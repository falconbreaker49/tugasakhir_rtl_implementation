==> flow/design.v <==
`timescale 1ns / 1ps
module RD( 
    input wire clk, rst,
    input wire [31:0] R0, R1, R2,
    input wire [1:0] Amax_A, Amin_A, A_A,
    input wire [1:0] Amax_B, Amin_B, A_B,
    output reg [31:0] R_A,R_B        
    );
    reg [1:0] Amax_reg0_A, Amin_reg0_A;
    reg [1:0] Amax_reg0_B, Amin_reg0_B;
    always @(posedge clk) begin
        Amax_reg0_A <= Amax_A;
        Amin_reg0_A <= Amin_A;
        Amax_reg0_B <= Amax_B;
        Amin_reg0_B <= Amin_B;
    end
    wire [31:0] Rtemp_A, Rtemp_B;
    assign Rtemp_A = (A_A==Amax_reg0_A)? R2 : 
                     ((A_A==Amin_reg0_A)? R0 : R1);
    assign Rtemp_B = (A_B==Amax_reg0_B)? R2 : 
                     ((A_B==Amin_reg0_B)? R0 : R1);
    reg [31:0] R_reg0_A, R_reg0_B;
    always @(posedge clk) begin
        R_reg0_A <= Rtemp_A;
        R_reg0_B <= Rtemp_B;
        R_A <= R_reg0_A;
        R_B <= R_reg0_B;
    end
endmodule
* Step by step through the tools: RD *
The steps from the RTL of RD to its reports follow in flow order.
Lines are those of the file above, counted from 1.
Operators: Yosys type, input widths -> output width; for muxes data width and select width s.
Not given: --

design
  top = RD
  clock = clk
  standard-cell library = sky130hd
  library corner = tt_025C_1v80

* After elaboration *
Yosys after proc, flatten, opt, wreduce and memory -nomap, before mapping. Enables and synchronous resets that opt folds into registers are not counted as muxes. Memory bits, and registers merged into a memory's read port (data or address), are not among the register bits. Print and check cells are not counted. Equal cells are merged and count once.

cells by class
  eq/ne operators = 4
  mux-type cells = 4

operator list
  kind        count
  $mux 32     4
  $eq 2x2->1  4

storage and ports
  flip-flop bits (word level) = 136
  input bits = 110
  output and inout port bits = 64
  cells after elaboration = 16

* Depth *
Longest topological path by Yosys (ltp), each cell counted once; first at word level (registers and memories cut), then after technology mapping (sequential cells cut; the memories' decode and read muxes count).

depth
  word-level depth = 3
  ABC_AREA = 0
  gate-level depth with buffers = 5
  mapped depth without buffers = 3

* After synthesis *
Yosys stat after the flow's synthesis: flattened, memories mapped to cells. It holds for the ABC_AREA given above (unset counts as 0); a run with the other value may have another netlist.

cells by type
  type                       count  area in all (µm²)
  sky130_fd_sc_hd__dfxtp_1   136    2.72E+03
  sky130_fd_sc_hd__a31oi_1   64     400.384
  sky130_fd_sc_hd__nand3_1   64     320.307
  sky130_fd_sc_hd__nor3_1    64     320.307
  sky130_fd_sc_hd__o21ai_0   63     315.302
  sky130_fd_sc_hd__buf_2     20     100.096
  sky130_fd_sc_hd__clkbuf_1  18     67.565
  sky130_fd_sc_hd__xor2_1    6      52.55
  sky130_fd_sc_hd__xnor2_1   4      35.034
  sky130_fd_sc_hd__xor2_2    2      32.531
  sky130_fd_sc_hd__buf_4     3      22.522
  sky130_fd_sc_hd__clkbuf_2  3      15.014
  sky130_fd_sc_hd__or2_1     2      12.512
  sky130_fd_sc_hd__o21ai_1   1      5.005

mapped netlist
  cell count = 450
  chip area (Yosys) = 4421.7 µm²
  area of sequential cells = 2722.6 µm²
  mapped flip-flops = 136
  buffers = 44

* Path before layout *
Path of least setup slack by OpenSTA after synthesis, without wires, with an ideal clock, recovery checks aside; 20% of the period is set as input and as output delay. Where synthesis merged equal registers, the netlist keeps one of their names.

timing post-synthesis
  path type = register to register
  start = register Amin_reg0_B[1]
  end = register R_reg0_B[10]
  clock period = 1210 ps
  library setup time = 74 ps
  launch time at the first pin = 0 ps
  data arrival time = 1137 ps
  data required time = 1136 ps
  path slack = -1 ps
  delay of the path = 1211 ps
  stages = 5
  buffers on the path = 1
  synthesis period reached = 1211 ps

"delay of the path" is the arrival time less input delay plus setup time.
"stages": output pins that drive a net of the path, with the launching flip-flop's if there is one; two outputs of one cell count as two.
"synthesis period reached" is the clock period less the worst setup slack; recovery checks do not enter. This is arithmetic on one report: input and output delays are still those of the set period (20% each).
The rows between start and end are the longest chain of elaborated cells between them; the timing report does not say that the signal goes this way. Where chains are equally long, one stands for them.
A line is the first line of the expression or statement that the cell stems from. Yosys adds cells for indexed reads and writes and turns some case tables into memories.

between the ends, post-synthesis
  path through = sky130_fd_sc_hd__dfxtp_1 > sky130_fd_sc_hd__xnor2_1 > sky130_fd_sc_hd__clkbuf_1 > sky130_fd_sc_hd__nand3_1 > sky130_fd_sc_hd__a31oi_1
  cells in the longest elaborated chain = 3
  elaborated cells between the ends (all ways) = 3
  source lines of those cells = 2
  classes of those cells = eq/ne (1); mux (2)

RTL lines, path post-synthesis
  element        line  source
  from (decl)    10    reg [1:0] Amax_reg0_B, Amin_reg0_B;
  from (assign)  15    Amin_reg0_B <= Amin_B;
  $eq 2x2->1     21    ((A_B==Amin_reg0_B)? R0 : R1);
  $mux 32        21
  $mux 32        20    assign Rtemp_B = (A_B==Amax_reg0_B)? R2 :
  to (assign)    25    R_reg0_B <= Rtemp_B;
  to (decl)      22    reg [31:0] R_reg0_A, R_reg0_B;

* Worst path after layout *
Path of least setup slack in the final report of record 2 (OpenROAD, finished layout, wires in). Where an end is a register, its clock arrival counts in the times.
The path's times are printed in steps of 10 ps; the period is the one set.

timing post-layout
  path type = register to output
  start = register R_B[9]
  end = output port R_B[9]
  clock period = 1830 ps
  external output delay = 370 ps
  launch time at the first pin = 440 ps
  data arrival time = 1430 ps
  data required time = 1460 ps
  path slack = 30 ps
  stages = 2
  buffers on the path = 1

between the ends, post-layout
  path through = sky130_fd_sc_hd__dfxtp_1 > sky130_fd_sc_hd__clkdlybuf4s50_1
  cells in the longest elaborated chain = 0
  elaborated cells between the ends (all ways) = 0
  source lines of those cells = 0

RTL lines, path post-layout
  element        line  source
  from (decl)    7     output reg [31:0] R_A,R_B
  from (assign)  27    R_B <= R_reg0_B;
  to (decl)      7

Hand-over note for RD

2 stored runs of RD in the flow (synthesis by Yosys, layout by OpenROAD, sky130hd cells), in arbitrary order. Constraints: input delay and output delay 20% of the set period each, output load 0.01 pF.
By "achieved clock period" is meant the clock period of the run minus its worst setup slack. This is arithmetic on one report: input and output delays are still those of the set period (20% each).
"worst setup path time" means the part of the period allowed to the worst setup path (the constraints hold back 20% at inputs and 20% at outputs) less its slack; where the path has registers, the arrival times of their clocks count too.
"power" rests on the timing tool's default activity at the inputs, not on a simulated workload.
"worst setup path time" is given in steps of 10 ps.

Record 1
==> flow/run.sh <==
#!/bin/bash
# the make line also repeats the synthesis and layout settings of config.mk as NAME=value (left out here)
make -C /OpenROAD-flow-scripts/flow DESIGN_CONFIG=/design/flow/config.mk WORK_HOME=/design/flow/orfs CLKGATE_MAP_FILE= finish
==> flow/config.mk <==
export PLATFORM = sky130hd
export DESIGN_NAME = RD
export DESIGN_NICKNAME = RD
export VERILOG_FILES = /design/flow/design.v
export SDC_FILE = /design/flow/constraint.sdc
export NUM_CORES = 4
export LEC_CHECK = 0
export CAP_MARGIN = 20
export CELL_PAD_IN_SITES_DETAIL_PLACEMENT = 2
export CELL_PAD_IN_SITES_GLOBAL_PLACEMENT = 1
export CORE_ASPECT_RATIO = 1.06
export CORE_MARGIN = 8
export CORE_UTILIZATION = 38
export CTS_CLUSTER_DIAMETER = 303
export CTS_CLUSTER_SIZE = 37
export GPL_TIMING_DRIVEN = 0
export HOLD_SLACK_MARGIN = 0.09
export PLACE_DENSITY_LB_ADDON = 0.03
export SLEW_MARGIN = 20
==> flow/constraint.sdc <==
create_clock -name core_clock -period 0.998 [get_ports {clk}]
set_input_delay 0.1996 -clock core_clock [delete_from_list [all_inputs] [get_ports {clk}]]
set_output_delay 0.1996 -clock core_clock [all_outputs]
set_load 0.01 [all_outputs]

==> results of record 1 <==
did not finish, clock tree synthesis stopped with DPL-0033

Record 2
==> flow/run.sh <==
#!/bin/bash
# the make line also repeats the synthesis and layout settings of config.mk as NAME=value (left out here)
make -C /OpenROAD-flow-scripts/flow DESIGN_CONFIG=/design/flow/config.mk WORK_HOME=/design/flow/orfs CLKGATE_MAP_FILE= finish
==> flow/config.mk <==
export PLATFORM = sky130hd
export DESIGN_NAME = RD
export DESIGN_NICKNAME = RD
export VERILOG_FILES = /design/flow/design.v
export SDC_FILE = /design/flow/constraint.sdc
export NUM_CORES = 4
export LEC_CHECK = 0
export CAP_MARGIN = 20
export CELL_PAD_IN_SITES_DETAIL_PLACEMENT = 2
export CORE_MARGIN = 2
export CORE_UTILIZATION = 32
export CTS_CLUSTER_DIAMETER = 239
export CTS_CLUSTER_SIZE = 41
export GPL_ROUTABILITY_DRIVEN = 1
export MIN_ROUTING_LAYER = met2
export PLACE_DENSITY_LB_ADDON = 0.12
export SLEW_MARGIN = 20
==> flow/constraint.sdc <==
create_clock -name core_clock -period 1.83 [get_ports {clk}]
set_input_delay 0.3660 -clock core_clock [delete_from_list [all_inputs] [get_ports {clk}]]
set_output_delay 0.3660 -clock core_clock [all_outputs]
set_load 0.01 [all_outputs]

==> results of record 2 <==
chip area after synthesis (Yosys): 4421.7 µm²
die area: 14774.4 µm²
standard-cell area of the final layout: 7337.0 µm²
utilization: 55.0 %
worst setup slack after layout: 29 ps
total negative slack: 0 ps
worst hold slack: 325 ps
power: 9735 uW
achieved clock period: 1801 ps
worst setup path time: 1430 ps
worst setup path kind: register to output

End of note.
