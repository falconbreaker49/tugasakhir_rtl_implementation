==> flow/design.v <==
`timescale 1ns / 1ps
module MII(
    input wire clk, rst, 
    input wire [11:0] S,
    input wire wen, 
    output wire [31:0] RD_ADDR,
    output reg [31:0] WR_ADDR,
    input wire [1:0] A,
    output reg [3:0] wen0, wen1, wen2, wen3,
    output reg en0, en1, en2, en3
    );
    reg [11:0] S_reg0, S_reg1, S_reg2, S_reg3, S_reg4, S_reg5, S_reg6, S_reg7;
    always @(posedge clk) begin
        S_reg0 <= S;
        S_reg1 <= S_reg0;
        S_reg2 <= S_reg1;
        S_reg3 <= S_reg2;
        S_reg4 <= S_reg3;
        S_reg5 <= S_reg4;
        S_reg6 <= S_reg5;
        S_reg7 <= S_reg6;
    end
    wire [31:0] WR_ADDR_temp;
    assign RD_ADDR = (S<<2)|32'h0000_0000;
    assign WR_ADDR_temp = (S_reg6<<2)|32'h0000_0000;
    reg [1:0] A_reg0, A_reg1, A_reg2, A_reg3, A_reg4, A_reg5;
    always @(posedge clk) begin 
        A_reg0 <= A;
        A_reg1 <= A_reg0;
        A_reg2 <= A_reg1;
        A_reg3 <= A_reg2;
        A_reg4 <= A_reg3;
        A_reg5 <= A_reg4;
    end
    wire [3:0] wen0_temp, wen1_temp, wen2_temp, wen3_temp;
    wire en0_temp, en1_temp, en2_temp, en3_temp;
    always @(posedge clk) begin
        en0 <= en0_temp;
        en1 <= en1_temp;
        en2 <= en2_temp;
        en3 <= en3_temp;
        wen0 <= wen0_temp;
        wen1 <= wen1_temp;
        wen2 <= wen2_temp;
        wen3 <= wen3_temp;     
        WR_ADDR <= WR_ADDR_temp;   
    end
    wen_decoder decod0(.A(A_reg4), .en(wen), .wen0(wen0_temp), .wen1(wen1_temp), .wen2(wen2_temp), .wen3(wen3_temp));
    en_decoder  decod1(.A(A_reg4), .en(wen), .en0(en0_temp), .en1(en1_temp), .en2(en2_temp), .en3(en3_temp));
endmodule
module wen_decoder(
    input wire en,
    input wire  [1:0] A,
    output wire [3:0] wen0, wen1, wen2, wen3
    );
    assign wen0 = ((A==0)&(en))? 4'b1111 : 4'b0000;
    assign wen1 = ((A==1)&(en))? 4'b1111 : 4'b0000;
    assign wen2 = ((A==2)&(en))? 4'b1111 : 4'b0000;
    assign wen3 = ((A==3)&(en))? 4'b1111 : 4'b0000;
endmodule
module en_decoder(
    input wire en,
    input wire  [1:0] A,
    output wire en0, en1, en2, en3
    );
    assign en0 = (A==0)&(en);
    assign en1 = (A==1)&(en);
    assign en2 = (A==2)&(en);
    assign en3 = (A==3)&(en);
endmodule
### Step by step through the tools: MII

The steps from the RTL of MII to its reports follow in flow order.
Line numbers count from 1 in the design file above.
Operators carry their Yosys type and port widths (W data, S select, Z words).
Library cell names are shortened.
A cell with -- has no value.

| set-up | value |
|---|---|
| design top | MII |
| clock port | clk |
| cell library | sky130hd |
| timing corner | tt_025C_1v80 |

### Word-level counts

Source: Yosys, flattened and elaborated, memories not mapped. Widths are those after wreduce; folded enables and synchronous resets count as part of the registers. Registers that Yosys merges into a memory's read port (data or address) are not register bits. Print and check cells do not count. Equal cells are merged and count once.

| storage and ports | value |
|---|---|
| word-level cells | 33 |
| register bits | 126 |
| output and inout port bits | 84 |

| operators by class | value |
|---|---|
| equal/unequal tests | 3 |
| muxes and demuxes | 4 |
| reductions and logical operators | 1 |
| bitwise gates (word level) | 4 |

Operators by type and width:

| cell | number |
|---|---|
| $mux W4 | 4 |
| $and A1 B1 Y1 | 4 |
| $eq A2 B2 Y1 const B | 2 |
| $eq A2 B1 Y1 const B | 1 |
| $logic_not A2 Y1 | 1 |

### Longest topological paths

Depth = most cells in a row (Yosys ltp): at word level without a register or memory, in the mapped netlist without a sequential cell, where the memories' decode and read muxes count.

| depth | value |
|---|---|
| depth after elaboration | 3 |
| ABC_AREA | 0 |
| mapped depth | 1 |
| depth with buffers taken out | 1 |

### Mapped cells and area

The flow's flattened synthesis, as Yosys stat reports it; memories are mapped. The netlist is that of the ABC_AREA named above (0 if unset); the other value can give another one.

| mapped netlist | value |
|---|---|
| buffers | 68 |
| mapped area | 2753.9 um^2 |
| flip-flop cells | 110 |
| sequential area | 2202.1 um^2 |
| cells in the netlist | 183 |

Cells by type:

| type | number | total area (um^2) |
|---|---|---|
| dfxtp_1 | 110 | 2.2E+03 |
| buf_4 | 68 | 510.49 |
| and3b_1 | 2 | 17.517 |
| nor3b_2 | 1 | 12.512 |
| and3_2 | 1 | 7.507 |
| conb_1 | 1 | 3.754 |

The figures by module come from a second, unflattened synthesis with its own total; it is not the netlist above.

| unflattened totals | value |
|---|---|
| cells (unflattened synthesis) | 199 |
| area (unflattened synthesis) | 3081.7 um^2 |

Each row is one instance without its submodules.

By module:

| module | instances | cells | sequential area (um^2) | area (um^2) |
|---|---|---|---|---|
| MII | 1 | 179 | 2522.4 | 2916.5 |
| wen_decoder | 1 | 16 | 0.0 | 127.6 |
| en_decoder | 1 | 4 | 0.0 | 37.5 |

### Worst setup path after synthesis

Source: OpenSTA report_checks on the synthesized netlist (no wires, ideal clock, input and output delay 20% of the period each), path of least setup slack; recovery checks are left aside. Register names are those of the netlist, which keeps one name where synthesis merged equal registers.

| timing after synthesis | value |
|---|---|
| kind | reg-to-output |
| from | register (name not given) |
| to | output wen0[0] |
| arrival | 0.552 ns |
| launch time at the first pin | 0.000 ns |
| delay of the path | 0.552 ns |
| stages on the path | 2 |
| path buffers | 1 |
| path slack | 0.328 ns |
| data required time | 0.880 ns |
| clock period | 1.1 ns |
| synthesis period reached | 0.772 ns |

"delay of the path" = arrival - input delay + setup time.
At an output port there is no setup time.
"stages on the path": output pins that drive a net of the path, with the launching flip-flop's if there is one; two outputs of one cell count as two.
"synthesis period reached" is the clock period less the worst setup slack; recovery checks do not enter. This is arithmetic on one report: input and output delays are still those of the set period (20% each).

| between the ends, after synthesis | value |
|---|---|
| cells stage by stage | dfxtp_1 buf_4 |

RTL lines, path after synthesis:

| element | RTL line | text |
|---|---|---|
| end, declared | 9 | `output reg [3:0] wen0, wen1, wen2, wen3,` |

Chain of elaborated cells between the ends: none given.

### Worst path after layout

Path of least setup slack in the final report of run A (OpenROAD, finished layout, wires in). Where an end is a register, its clock arrival counts in the times.

| timing post-layout | value |
|---|---|
| kind | reg-to-output |
| from | register wen0[2] |
| to | output wen0[2] |
| data required time | 0.90 ns |
| launch time at the first pin | 0.35 ns |
| arrival | 1.04 ns |
| path slack | -0.15 ns |
| stages on the path | 4 |
| path buffers | 3 |
| clock period | 1.12 ns |

| between the ends, post-layout | value |
|---|---|
| cells stage by stage | dfxtp_4 buf_6 buf_6 buf_6 |
| cells in the longest elaborated chain | 0 |
| elaborated cells between the ends (all ways) | 0 |
| RTL lines with such cells | 0 |

RTL lines, path post-layout:

| element | RTL line | text |
|---|---|---|
| start, declared | 9 | `output reg [3:0] wen0, wen1, wen2, wen3,` |
| start, assigned | 42 | `wen0 <= wen0_temp;` |
| end, declared | 9 |  |

## Implementation results

2 stored runs of MII in the flow (synthesis by Yosys, layout by OpenROAD, sky130hd cells), in arbitrary order. Constraints: input delay and output delay 20% of the set period each, output load 0.01 pF.
"clock period achieved" means the clock period less the worst setup slack. The figure is calculated, with input and output delays left at 20% of the set period.
"worst path time": the worst setup path's part of the clock period (all of it between registers, 20% less for each end at a port) less its slack. A launch clock that arrives late makes it longer, a capture clock that arrives late makes it shorter.
"total power of the final layout": no workload was simulated; the value follows from the tool's default switching activity.
Among the settings, . means not set for that run.

| setting or result | run A | run B |
|---|---|---|
| period_ns | 1.12 | 0.803 |
| CORE_UTILIZATION | 33 | 18 |
| SETUP_SLACK_MARGIN | 0.15 | -0.02 |
| PLACE_DENSITY_LB_ADDON | 0.11 | 0.3 |
| GPL_TIMING_DRIVEN | 0 | 0 |
| CAP_MARGIN | 40 | 5 |
| MIN_ROUTING_LAYER | met2 | met2 |
| MAX_ROUTING_LAYER | met4 | met4 |
| CORE_MARGIN | 2 | 2 |
| SLEW_MARGIN | 20 | 15 |
| HOLD_SLACK_MARGIN | . | -0.09 |
| CELL_PAD_IN_SITES_DETAIL_PLACEMENT | . | 2 |
| ABC_AREA | . | 0 |
| CTS_CLUSTER_DIAMETER | . | 269 |
| synthesized cell area (um^2) | 2753.9 | 2753.9 |
| area of the die (um^2) | 9091.6 | 16304.7 |
| area of the standard cells in the finished layout (um^2) | 3902.5 | 4046.4 |
| utilization after layout (%) | 48.0 | 26.8 |
| smallest setup slack (ns) | -0.146 | -0.292 |
| total negative slack on setup checks (ns) | -1.357 | -6.614 |
| worst hold slack after layout (ns) | 0.104 | -0.038 |
| total power of the final layout (µW) | 6903 | 11063 |
| clock period achieved (ns) | 1.266 | 1.095 |
| worst path time (ns) | 1.04 | 0.93 |
| class of the worst setup path | reg-to-output | reg-to-output |
