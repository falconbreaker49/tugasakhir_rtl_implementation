==> flow/design.v <==
`timescale 1ns / 1ps
module QA(
    input wire clk, rst,
    input wire [31:0] Q0_A, Q1_A, Q2_A, Q3_A,
    input wire [31:0] Q0_B, Q1_B, Q2_B, Q3_B,
    input wire [31:0] R,
    input wire [1:0] A_A, Amax_A, A_B, Amax_B,
    input wire [2:0] alpha, gamma,
    output reg [31:0] Qnew_A,Qnew_B
    );
    reg [31:0] Q0_reg0_A, Q1_reg0_A, Q2_reg0_A, Q3_reg0_A;
    reg [31:0] Q0_reg1_A, Q1_reg1_A, Q2_reg1_A, Q3_reg1_A;
    reg [1:0] Amax_reg0_A, A_reg0_A;
    reg [31:0] Q0_reg0_B, Q1_reg0_B, Q2_reg0_B, Q3_reg0_B;
    reg [31:0] Q0_reg1_B, Q1_reg1_B, Q2_reg1_B, Q3_reg1_B;
    reg [1:0] Amax_reg0_B, A_reg0_B;
    always @(posedge clk) begin 
        Q0_reg0_A <= Q0_A;
        Q1_reg0_A <= Q1_A;
        Q2_reg0_A <= Q2_A;
        Q3_reg0_A <= Q3_A;
        Q0_reg1_A <= Q0_reg0_A;
        Q1_reg1_A <= Q1_reg0_A;
        Q2_reg1_A <= Q2_reg0_A;
        Q3_reg1_A <= Q3_reg0_A;
        Amax_reg0_A <= Amax_A;
        A_reg0_A <= A_A;
        R_reg0_A <= R;
        Q0_reg0_B <= Q0_B;
        Q1_reg0_B <= Q1_B;
        Q2_reg0_B <= Q2_B;
        Q3_reg0_B <= Q3_B;
        Q0_reg1_B <= Q0_reg0_B;
        Q1_reg1_B <= Q1_reg0_B;
        Q2_reg1_B <= Q2_reg0_B;
        Q3_reg1_B <= Q3_reg0_B;
        Amax_reg0_B <= Amax_B;
        A_reg0_B <= A_B;
        R_reg0_B <= R;
    end
    wire [31:0] Qmax_A;
    mux4to1_32bit max0_A( .in0(Q0_reg0_A),   .in1(Q1_reg0_A),   .in2(Q2_reg0_A),   .in3(Q3_reg0_A),
                       .sel(Amax_reg0_A),  .out0(Qmax_A)
                        );
    wire [31:0] Qsel_A;
    mux4to1_32bit mux0_A( .in0(Q0_reg1_A),   .in1(Q1_reg1_A),   .in2(Q2_reg1_A),   .in3(Q3_reg1_A),
                       .sel(A_reg0_A),    .out0(Qsel_A)
                        );
    wire [31:0] Qmax_B;
    mux4to1_32bit max0_B( .in0(Q0_reg0_B),   .in1(Q1_reg0_B),   .in2(Q2_reg0_B),   .in3(Q3_reg0_B),
                       .sel(Amax_reg0_B),  .out0(Qmax_B)
                        );
    wire [31:0] Qsel_B;
    mux4to1_32bit mux0_B( .in0(Q0_reg1_B),   .in1(Q1_reg1_B),   .in2(Q2_reg1_B),   .in3(Q3_reg1_B),
                       .sel(A_reg0_B),    .out0(Qsel_B)
                        );
    reg [31:0] Qsel_reg0_A, Qsel_reg1_A, Qsel_reg2_A, Qsel_reg3_A;  
    always @(posedge clk) begin
        Qsel_reg0_A <= Qsel_A;
        Qsel_reg1_A <= Qsel_reg0_A;
        Qsel_reg2_A <= Qsel_reg1_A;
        Qsel_reg3_A <= Qsel_reg2_A;
    end              
    reg [31:0] Qsel_reg0_B, Qsel_reg1_B, Qsel_reg2_B, Qsel_reg3_B;  
    always @(posedge clk) begin
        Qsel_reg0_B <= Qsel_B;
        Qsel_reg1_B <= Qsel_reg0_B;
        Qsel_reg2_B <= Qsel_reg1_B;
        Qsel_reg3_B <= Qsel_reg2_B;
    end
    wire [31:0] Gm_A, Gm_B;
    reg [31:0] Gm_reg0_A, Gm_reg0_B;
    multiply mul0_A(.in0(Qmax_A), .c(gamma), .out0(Gm_A));
    multiply mul0_B(.in0(Qmax_B), .c(gamma), .out0(Gm_B));
    always @(posedge clk) begin
        Gm_reg0_A <= Gm_A;
        Gm_reg0_B <= Gm_B;
    end
    wire [31:0] RQ_A, RQg_A, Ap_A;
    reg [31:0] R_reg0_A, Ap_reg0_A;
    wire [31:0] RQ_B, RQg_B, Ap_B;
    reg [31:0] R_reg0_B, Ap_reg0_B;
    assign RQ_A  = R_reg0_A - Qsel_reg1_A;
    assign RQg_A = RQ_A + Gm_reg0_A;
    assign RQ_B  = R_reg0_B - Qsel_reg1_B;
    assign RQg_B = RQ_B + Gm_reg0_B;
    reg [31:0] RQg_reg0_A, RQg_reg0_B;
    always @(posedge clk) begin
        RQg_reg0_A <= RQg_A;
        RQg_reg0_B <= RQg_B;
    end
    multiply mul1_A(.in0(RQg_reg0_A), .c(alpha), .out0(Ap_A));
    multiply mul1_B(.in0(RQg_reg0_B), .c(alpha), .out0(Ap_B));
    always @(posedge clk) begin
        Ap_reg0_A <= Ap_A;
        Ap_reg0_B <= Ap_B;
    end
    wire [31:0] Qnew_temp0_A, Qnew_temp0_B;
    assign Qnew_temp0_A = Ap_reg0_A + Qsel_reg3_A;
    assign Qnew_temp0_B = Ap_reg0_B + Qsel_reg3_B;
    always @(posedge clk) begin
        Qnew_A <= Qnew_temp0_A;
        Qnew_B <= Qnew_temp0_B;
    end
endmodule
`timescale 1ns / 1ps
module multiply(
    input wire [31:0] in0,
    input wire [2:0] c,
    output wire [31:0] out0
    );
    wire [1:0] i, j, k; 
    assign i = (c[2])? 2'd1 : 2'd0;  
    assign j = (c[1])? 2'd2 : 2'd0;  
    assign k = (c[0])? 2'd3 : 2'd0;  
    wire [31:0] w0, w1, w2, w3, w4;
    r_shift s0(.in0(in0),   .step(i),   .out0(w0));
    r_shift s1(.in0(in0),   .step(j),   .out0(w1));
    r_shift s3(.in0(in0),   .step(k),   .out0(w2));
    assign w3 = w0 + w1;
    assign w4 = w2 + w3;
    assign out0 = w4;
endmodule
module r_shift(
    input wire [31:0] in0,
    input wire [1:0] step,
    output wire [31:0] out0
    );
    assign out0 =
        (step == 2'd0)                      ? 32'd0 :
        (step == 2'd1) && (in0[31] == 1'b1) ? (in0 >> step)|32'h8000_0000 :
        (step == 2'd2) && (in0[31] == 1'b1) ? (in0 >> step)|32'hc000_0000 :
        (step == 2'd3) && (in0[31] == 1'b1) ? (in0 >> step)|32'he000_0000 :
        (in0 >> step) ;
endmodule
module lsfr_16bit(
    input wire  [15:0] in0,
    output wire [15:0] out0
    );
    wire w0;
    assign w0 = in0[15] ^ in0[13] ^ in0[12] ^ in0[10];
    assign out0 = {in0[14:0],w0};
endmodule
module lsfr_12bit(
    input wire  [11:0] in0,
    output wire [11:0] out0
    );
    wire w0;
    assign w0 = in0[11] ^ in0[10] ^ in0[9] ^ in0[3];
    assign out0 = {in0[10:0],w0};
endmodule
module lsfr_32bit(
    input wire  [31:0] in0,
    output wire [31:0] out0
    );
    wire w0, temp0;
    assign w0 = in0[31] ^~ in0[21] ^~ in0[1] ^~ in0[0];
    assign out0 = {in0[30:0],w0};
endmodule
`timescale 1ns / 1ps
module mux4to1_32bit(
    input   wire [31:0] in0, in1, in2, in3,
    input   wire [1:0] sel,
    output  wire [31:0] out0
    );
    assign  out0 =  (sel==2'd0)? in0:
                    (sel==2'd1)? in1:
                    (sel==2'd2)? in2:
                                 in3;
endmodule
### From RTL to reports: QA

What the tools print for QA, step after step.
Line numbers count from 1 in the design file above.
Library cell names are shortened.
Not given: n/a

| design | value |
|---|---|
| design top | QA |
| clock input | clk |
| cell library | sky130hd |
| timing corner | tt_025C_1v80 |

### After elaboration

Counts by Yosys on the flattened word-level netlist (proc, flatten, opt, wreduce; memories kept). Register bits leave out memories and registers merged into their read ports (data or address); mux counts leave out enables and synchronous resets folded into registers. Print and check cells are left out. Cells with the same type and inputs are merged into one.

| word-level totals | value |
|---|---|
| register bits after elaboration | 1,064 |
| bits in latches | 0 |
| RAM bits | 0 |
| bits in read-only memories | 0 |
| word width x clocked read ports | 0 |
| memories kept | 0 |
| input port bits | 304 |
| output and inout port bits | 64 |
| elaborated cells | 201 |

| cells by class | value |
|---|---|
| $add $sub $neg | 14 |
| multiply operators | 0 |
| div/mod/pow operators | 0 |
| $lt $le $gt $ge | 0 |
| eq/ne operators | 26 |
| shift-type cells | 12 |
| mux-type cells | 66 |
| bitwise operators | 0 |
| reductions and logical operators | 46 |

Operators with widths:

| kind | count |
|---|---|
| 2-to-1 mux 32 bit | 60 |
| right shift 32 x 2 -> 32 bit | 12 |
| adder 32 bit | 12 |
| subtractor 32 bit | 2 |
| logical AND 1 bit | 36 |
| == test 2 bit with constant B | 16 |
| == test 2 x 1 -> 1 bit with constant B | 10 |
| logical NOT 2 bit | 10 |
| 2-to-1 mux 2 bit | 4 |
| 2-to-1 mux 1 bit | 2 |

### Depth

Yosys ltp: most cells in a row. Word level: on the elaborated netlist, between registers, memories and ports. Mapped: between sequential cells and ports; inverters and the memories' decode and read muxes count.

| logic depth | value |
|---|---|
| word-level depth | 11 |
| ABC_AREA | 0 |
| depth in mapped cells | 18 |

### After synthesis

Yosys stat after the flow's synthesis: flattened, memories mapped to cells. It holds for the ABC_AREA given above (unset counts as 0); a run with the other value may have another netlist.
Totals and module areas in this step are rounded.

| mapped netlist | value |
|---|---|
| cells in the netlist | 3,910 |
| chip area (Yosys) | 42,980 um^2 |
| area of sequential cells | 21,260 um^2 |
| mapped flip-flops | 1,062 |
| buffer cells | 91 |

Cell types:

| cell | count | total area (um^2) |
|---|---|---|
| dfxtp_1 | 1,062 | 2.13E+04 |
| fa_1 | 192 | 3.84E+03 |
| ha_1 | 245 | 3,065.44 |
| mux4_2 | 126 | 2.84E+03 |
| inv_1 | 513 | 1.93E+03 |
| nand2_1 | 445 | 1.67E+03 |
| xnor2_1 | 180 | 1.58E+03 |
| a21oi_1 | 207 | 1.04E+03 |
| a21o_1 | 108 | 810.778 |
| xor2_1 | 57 | 499.229 |
| o21ai_0 | 92 | 460.442 |
| nor2_1 | 120 | 450.432 |
| clkbuf_1 | 76 | 285.274 |
| o21bai_1 | 34 | 255.245 |
| and2_1 | 35 | 218.96 |
| nand3_1 | 42 | 210.202 |
| o21a_1 | 28 | 210.202 |
| o21ai_1 | 37 | 185.178 |

Other cell types: 53; their cells: 311.
By module: a second synthesis without flattening, with its own total; a netlist apart from the flattened one above.

| second synthesis, totals | value |
|---|---|
| cell total of the unflattened synthesis | 4,733 |
| area total of the unflattened synthesis | 52,290 um^2 |

Rows give one instance, submodules left out.

By module:

| module | times used | cells | area (um^2) | sequential area (um^2) |
|---|---|---|---|---|
| QA | 1 | 2,293 | 30,030 | 21,300 |
| r_shift | 12 | 102 | 823.3 | 0.0 |
| multiply | 4 | 265 | 2,281 | 0.0 |
| mux4to1_32bit | 4 | 39 | 814.5 | 0.0 |

### Path before layout

Path of least setup slack by OpenSTA after synthesis, without wires, with an ideal clock, recovery checks aside; 20% of the period is set as input and as output delay. Where synthesis merged equal registers, the netlist keeps one of their names.

| timing path after synthesis | value |
|---|---|
| path type | input -> register |
| start | in gamma[0] |
| end | reg Gm_reg0_B[31] |
| clock period | 5,130 ps |
| input delay | 1,026 ps |
| setup time | 72 ps |
| time at the first pin | 1,026 ps |
| arrival time | 5,010 ps |
| setup slack | 48 ps |
| path delay | 4,056 ps |
| stages on the path | 18 |
| synthesis period reached | 5,082 ps |

"path delay" is the arrival time less input delay plus setup time.
"stages on the path": output pins that drive a net of the path, with the launching flip-flop's if there is one; two outputs of one cell count as two.
"synthesis period reached" is the clock period less the worst setup slack; recovery checks do not enter. This is arithmetic on one report: input and output delays are still those of the set period (20% each).
The rows between start and end are the longest chain of elaborated cells between them; the timing report does not say that the signal goes this way. Where chains are equally long, one stands for them.
Each line given opens the expression or statement behind the cell; cells for indexed reads and writes are added by Yosys, which also makes memories of some case tables.

| between the ends, after synthesis | value |
|---|---|
| cells stage by stage | clkbuf_1 > clkbuf_1 > clkbuf_1 > nand2_1 > fa_1 > inv_1 > ha_1 > fa_1 > a211oi_1 > o21ai_1 > a21oi_1 > a31oi_1 > a311o_1 > o311ai_2 > nand4_1 > a31o_1 > a21oi_1 > xnor2_1 |
| cells in the longest elaborated chain | 8 |
| elaborated cells on any way between the ends | 14 |

RTL lines, path after synthesis:

| item | RTL line | source |
|---|---|---|
| start: declaration | 8 | `input wire [2:0] alpha, gamma,` |
| 2-to-1 mux 2 bit | 115 | `assign k = (c[0])? 2'd3 : 2'd0;` |
| == test 2 bit | 133 | `(step == 2'd3) && (in0[31] == 1'b1) ? (in0 >> step)\|32'he000_0000 :` |
| logical AND 1 bit | 133 |  |
| 2-to-1 mux 32 bit | 133 |  |
| 2-to-1 mux 32 bit | 132 | `(step == 2'd2) && (in0[31] == 1'b1) ? (in0 >> step)\|32'hc000_0000 :` |
| 2-to-1 mux 32 bit | 131 | `(step == 2'd1) && (in0[31] == 1'b1) ? (in0 >> step)\|32'h8000_0000 :` |
| 2-to-1 mux 32 bit | 130 | `(step == 2'd0)                      ? 32'd0 :` |
| adder 32 bit | 121 | `assign w4 = w2 + w3;` |
| end: assignment | 77 | `Gm_reg0_B <= Gm_B;` |
| end: declaration | 72 | `reg [31:0] Gm_reg0_A, Gm_reg0_B;` |

### Timing after layout

From the final timing report of job 1: the path of least setup slack in the routed layout; clock arrival at registers is part of the times.
The report prints the path's times to 10 ps; the period is as set.

| timing path after layout | value |
|---|---|
| path type | register -> register |
| start | reg Amax_reg0_B[0] |
| end | reg Gm_reg0_B[31] |
| clock period | 4,960 ps |
| setup time | 70 ps |
| time at the first pin | 690 ps |
| arrival time | 4,750 ps |
| setup slack | 830 ps |
| stages on the path | 19 |

The rows between start and end are the longest chain of elaborated cells between them; the timing report does not say that the signal goes this way. Where chains are equally long, one stands for them.

| between the ends, after layout | value |
|---|---|
| cells stage by stage | dfxtp_4 > buf_12 > mux4_2 > buf_6 > nand2_4 > fa_1 > inv_2 > ha_4 > fa_2 > a211oi_2 > o21ai_2 > a21oi_2 > a31oi_2 > a311o_1 > o311ai_2 > nand4_1 > a31o_1 > a21oi_2 > xnor2_1 |
| cells in the longest elaborated chain | 11 |
| elaborated cells on any way between the ends | 32 |

RTL lines, path after layout:

| item | RTL line | source |
|---|---|---|
| start: declaration | 16 | `reg [1:0] Amax_reg0_B, A_reg0_B;` |
| start: assignment | 37 | `Amax_reg0_B <= Amax_B;` |
| == test 2 bit | 168 | `(sel==2'd2)? in2:` |
| 2-to-1 mux 32 bit | 168 |  |
| 2-to-1 mux 32 bit | 167 | `(sel==2'd1)? in1:` |
| 2-to-1 mux 32 bit | 166 | `assign  out0 =  (sel==2'd0)? in0:` |
| right shift 32 x 2 -> 32 bit | 133 | `(step == 2'd3) && (in0[31] == 1'b1) ? (in0 >> step)\|32'he000_0000 :` |
| 2-to-1 mux 32 bit | 133 |  |
| 2-to-1 mux 32 bit | 132 | `(step == 2'd2) && (in0[31] == 1'b1) ? (in0 >> step)\|32'hc000_0000 :` |
| 2-to-1 mux 32 bit | 131 | `(step == 2'd1) && (in0[31] == 1'b1) ? (in0 >> step)\|32'h8000_0000 :` |
| 2-to-1 mux 32 bit | 130 | `(step == 2'd0)                      ? 32'd0 :` |
| adder 32 bit | 120 | `assign w3 = w0 + w1;` |
| adder 32 bit | 121 | `assign w4 = w2 + w3;` |
| end: assignment | 77 | `Gm_reg0_B <= Gm_B;` |
| end: declaration | 72 | `reg [31:0] Gm_reg0_A, Gm_reg0_B;` |

Data sheet: physical implementation of QA

Below are 2 stored runs of the flow (Yosys, OpenROAD; platform sky130hd) on QA, each with its settings and what was measured, unordered. Constraints: input delay and output delay 20% of the set period each, output load 0.01 pF.
"total power after layout" rests on the timing tool's default activity at the inputs, not on a simulated workload.
Measured values are rounded.

## Job 1

==> flow/run.sh <==
#!/bin/bash
# the make line also repeats the synthesis and layout settings of config.mk as NAME=value (left out here)
make -C /OpenROAD-flow-scripts/flow DESIGN_CONFIG=/design/flow/config.mk WORK_HOME=/design/flow/orfs CLKGATE_MAP_FILE= finish
==> flow/config.mk <==
export PLATFORM = sky130hd
export DESIGN_NAME = QA
export DESIGN_NICKNAME = QA
export VERILOG_FILES = /design/flow/design.v
export SDC_FILE = /design/flow/constraint.sdc
export NUM_CORES = 4
export LEC_CHECK = 0
export CAP_MARGIN = 20
export CELL_PAD_IN_SITES_GLOBAL_PLACEMENT = 0
export CORE_MARGIN = 9
export CORE_UTILIZATION = 28
export CTS_CLUSTER_SIZE = 16
export GPL_ROUTABILITY_DRIVEN = 0
export SETUP_SLACK_MARGIN = 1.1
export SLEW_MARGIN = 20
==> flow/constraint.sdc <==
create_clock -name core_clock -period 4.96 [get_ports {clk}]
set_input_delay 0.9920 -clock core_clock [delete_from_list [all_inputs] [get_ports {clk}]]
set_output_delay 0.9920 -clock core_clock [all_outputs]
set_load 0.01 [all_outputs]

| result of job 1 | value |
|---|---|
| overall die area | 167,900 um^2 |
| standard-cell area after layout | 54,480 um^2 |
| smallest setup slack | 829 ps |
| cell area after synthesis | 42,980 um^2 |
| total power after layout | 33.39 mW |
| total negative slack | 0 ps |
| utilization of the finished layout | 0.358 |

## Job 2

==> flow/run.sh <==
#!/bin/bash
# the make line also repeats the synthesis and layout settings of config.mk as NAME=value (left out here)
make -C /OpenROAD-flow-scripts/flow DESIGN_CONFIG=/design/flow/config.mk WORK_HOME=/design/flow/orfs CLKGATE_MAP_FILE= finish
==> flow/config.mk <==
export PLATFORM = sky130hd
export DESIGN_NAME = QA
export DESIGN_NICKNAME = QA
export VERILOG_FILES = /design/flow/design.v
export SDC_FILE = /design/flow/constraint.sdc
export NUM_CORES = 4
export LEC_CHECK = 0
export CAP_MARGIN = 15
export CORE_ASPECT_RATIO = 0.79
export CORE_MARGIN = 9
export CORE_UTILIZATION = 34
export CTS_CLUSTER_SIZE = 42
export MAX_ROUTING_LAYER = met4
export PLACE_DENSITY_LB_ADDON = 0.12
export SLEW_MARGIN = 20
export TNS_END_PERCENT = 60
==> flow/constraint.sdc <==
create_clock -name core_clock -period 9.53 [get_ports {clk}]
set_input_delay 1.9060 -clock core_clock [delete_from_list [all_inputs] [get_ports {clk}]]
set_output_delay 1.9060 -clock core_clock [all_outputs]
set_load 0.01 [all_outputs]

| result of job 2 | value |
|---|---|
| standard-cell area after layout | 52,180 um^2 |
| total power after layout | 17.21 mW |
| total negative slack | 0 ps |
| overall die area | 139,600 um^2 |
| smallest setup slack | 3,797 ps |
| utilization of the finished layout | 0.417 |
| cell area after synthesis | 42,980 um^2 |
